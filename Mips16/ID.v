==> flow/design.v <==
`timescale 1ns / 1ps
module ID(
	clk,
	reset,
	sign_ext,
	rd_data1,
	rd_data2,
	instin,
	writedata,
	regwrite_in,
	regwrite,
	alusrc,
	regdst,
	branch,
	memwrite,
	memread,
	memtoreg, 
	ready,
	write_reg);
input clk, reset, regwrite_in, ready;
input [15:0] instin;
input [15:0] writedata;
input [2:0] write_reg;
output [15:0] sign_ext;
output [15:0] rd_data1, rd_data2;
output regdst, regwrite, alusrc, branch, memwrite, memtoreg, memread;
wire [3:0] op, rs, rt, write_address, rd;
wire [4:0] func;
wire [6:0] immediate;
reg [15:0] regdata;
reg [15:0] sign_ext, rd_data1, rd_data2;
reg regdst, regwrite, alusrc, branch, memwrite, memtoreg;
reg [15:0] a, b, c, d, e, f, g, zero;
assign op = instin[15:13];
assign rs = instin[12:10];
assign rt = instin[9:7];
assign rd = write_reg;
assign func = instin[3:0];
assign immediate = instin[6:0];
always @* begin
	sign_ext[15:7] = 9'b000000000;
	sign_ext[6:0] = immediate;
	if(immediate[6] == 1) 
		sign_ext[15:7] = 9'b111111111;
end
always @* begin
	rd_data1 = regdata;
	if((op == 3'b000 && func == 3'b000) || (op == 3'b000 && func == 3'b111)) begin
		rd_data1[15:3] = 13'b0000000000000;
		rd_data1[2:0] = rs;
	end
end
always @* begin
	regdata = 16'h0000;
	rd_data2 = 16'h0000;
	case(rs)
		3'b000:
			regdata = 16'h0000;
		3'b001:
			regdata = a;
		3'b010:
			regdata = b;		
		3'b011:
			regdata = c;
		3'b100:
			regdata = d;
		3'b101:
			regdata = e;
		3'b110:
			regdata = f;
		3'b111:
			regdata = g;
	endcase
	case(rt)
		3'b000:
			rd_data2 = 16'h0000;
		3'b001:
			rd_data2 = a;
		3'b010:
			rd_data2 = b;		
		3'b011:
			rd_data2 = c;
		3'b100:
			rd_data2 = d;
		3'b101:
			rd_data2 = e;
		3'b110:
			rd_data2 = f;
		3'b111:
			rd_data2 = g;
	endcase
end
always @(negedge clk or posedge reset) begin
	if(reset) begin
		a <= 16'h000;
		a <= 16'h000;
		b <= 16'h000;
		c <= 16'h000;
		d <= 16'h000;
		e <= 16'h000;
		f <= 16'h000;
		g <= 16'h000;
	end
	else begin
		if(regwrite_in == 1) begin
			case(rd) 
				3'b001: begin
					a <= writedata;
					b <= b;
					c <= c;
					d <= d;
					e <= e;
					f <= f;
					g <= g;
				end
				3'b010: begin
					b <= writedata;
					a <= a;
					c <= c;
					d <= d;
					e <= e;
					f <= f;
					g <= g;
				end
				3'b011: begin
					c <= writedata;
					b <= b;
					a <= a;
					d <= d;
					e <= e;
					f <= f;
					g <= g;
				end
				3'b100: begin
					d <= writedata;
					b <= b;
					c <= c;
					a <= a;
					e <= e;
					f <= f;
					g <= g;
				end
				3'b101: begin
					e <= writedata;
					b <= b;
					c <= c;
					d <= d;
					a <= a;
					f <= f;
					g <= g;
				end
				3'b110: begin
					f <= writedata;
					b <= b;
					c <= c;
					d <= d;
					e <= e;
					a <= a;
					g <= g;
				end
				3'b111: begin
					g <= writedata;
					b <= b;
					c <= c;
					d <= d;
					e <= e;
					f <= f;
					a <= a;
				end
							endcase
		end
		else begin
			zero <= 16'h000;
			a <= a;
			b <= b;
			c <= c;
			d <= d;
			e <= e;
			f <= f;
			g <= g;
		end
	end
end
always @* begin
	regwrite = 0;
	alusrc = 0;
	regdst = 0; 
	branch = 0;
	memwrite = 0;
	memtoreg = 0;
	if(op == 3'b000 && ready) begin
		regdst = 1;
		regwrite = 1;
	end
	else if(op == 3'b100) begin
		branch = 1;
	end
	if(op == 3'b101) begin
		branch = 1;
	end
	if(op == 3'b110) begin
		alusrc = 1;
		regwrite = 1;
		memtoreg = 1;
	end
	else if(op == 3'b111) begin
		alusrc = 1;
		memwrite = 1;
	end
	else if(op == 001 || op == 010 || op == 011) begin
		alusrc = 1;
		regwrite = 1;
	end
end
endmodule
# Tool chain data of ID

The steps from the RTL of ID to its reports follow in flow order.
Lines are those of the file above, counted from 1.
Operators carry their Yosys type and port widths (W data, S select, Z words).
Library cell names are shortened.
Not given: -

Design top: ID
Clock input: clk
Library: sky130hd
Timing corner: tt_025C_1v80

# Word level

Source: Yosys, flattened and elaborated, memories not mapped. Widths are those after wreduce. Registers that Yosys merges into a memory's read port (data or address) are not register bits. Print and check cells do not count. Equal cells are merged and count once.

Register bits: 112
Output and inout bits: 55

Equal/unequal tests: 27
Muxes and demuxes: 18
Reductions and logical operators: 13

Operators with widths:

| kind                 | number |
| $pmux W16 S7         | 2 |
| $eq A3 B3 Y1 const B | 16 |
| $eq A3 B2 Y1 const B | 6 |
| $reduce_and A2 Y1    | 7 |
| $mux W13             | 1 |
| $mux W1              | 13 |
| $eq A3 B1 Y1 const B | 4 |
| $mux W9              | 1 |
| $logic_not A5 Y1     | 1 |
| $eq A4 B3 Y1 const B | 1 |
| $logic_not A4 Y1     | 1 |
| $logic_and A1 B1 Y1  | 3 |
| $mux W3              | 1 |
| $logic_or A1 B1 Y1   | 1 |

# Depth

Depth = most cells in a row (Yosys ltp): at word level without a register or memory, in the mapped netlist without a sequential cell, where the memories' decode and read muxes count.

Depth in word-level cells: 6
ABC_AREA: 0
Gate-level depth with buffers: 7
Gate-level depth less buffers: 4

# After synthesis

Source: synth_stat.txt of the flow (Yosys; design flattened, memories mapped). It holds for the ABC_AREA given above (unset counts as 0); a run with the other value may have another netlist.
Totals and module areas in this step are rounded.

Standard cells after synthesis: 522
Chip area (Yosys): 6420 µm²
Flip-flops: 112
Buffer cells: 58

Cell types:

| cell type | number | area in all (µm²) |
| dfrtn_1   | 112    | 2.8E+03 |
| mux2_2    | 144    | 1.62E+03 |
| mux4_2    | 18     | 405.389 |
| buf_4     | 26     | 195.187 |
| a22oi_1   | 22     | 165.158 |
| nor2b_1   | 20     | 125.12 |
| mux2i_1   | 12     | 120.115 |
| a221oi_1  | 13     | 113.859 |
| buf_2     | 22     | 110.106 |
| nand2_1   | 29     | 108.854 |
| o21ai_0   | 21     | 105.101 |
| a21o_1    | 7      | 52.55 |
| o2bb2ai_1 | 6      | 52.55 |
| a21oi_1   | 10     | 50.048 |
| nand4b_2  | 3      | 45.043 |
| nand3_1   | 7      | 35.034 |
| nor3_1    | 7      | 35.034 |
| nor2_1    | 8      | 30.029 |

Not listed: further types 22, cells in them 35.

ID through Yosys and OpenROAD on sky130hd: 2 stored runs, unordered, with their settings and measured results. The constraints put input and output delay at 20% of the set period each and load the outputs with 0.01 pF.
By "total power after layout" is meant OpenSTA's value without simulated activity: inputs other than the clock are taken to toggle once in ten clock periods, and the tool carries that through the logic.
Results are given in rounded form.
Among the settings, n/a means not set for that run.

| item                                                    | record 1 | record 2 |
| period_ns                                               | 9.17     | 3.32     |
| CAP_MARGIN                                              | 20       | 20       |
| CORE_MARGIN                                             | 2        | 2        |
| CORE_UTILIZATION                                        | 40       | 29       |
| SLEW_MARGIN                                             | 20       | 20       |
| SETUP_SLACK_MARGIN                                      | n/a      | 0.55     |
| CELL_PAD_IN_SITES_GLOBAL_PLACEMENT                      | n/a      | 2        |
| CELL_PAD_IN_SITES_DETAIL_PLACEMENT                      | n/a      | 0        |
| TNS_END_PERCENT                                         | n/a      | 35       |
| GPL_ROUTABILITY_DRIVEN                                  | n/a      | 0        |
| CTS_CLUSTER_DIAMETER                                    | n/a      | 278      |
| total negative slack (ps)                               | 0        | -16200   |
| post-route worst hold slack (ps)                        | 468      | 475      |
| chip area in the Yosys report (µm²)                     | 6420     | 6420     |
| total power after layout (uW)                           | 1480     | 4650     |
| full die area (µm²)                                     | 17100    | 23400    |
| utilization of the finished layout (%)                  | 47.7     | 41.9     |
| smallest setup slack (ps)                               | 681      | -645     |
| area of the standard cells in the finished layout (µm²) | 7520     | 9110     |
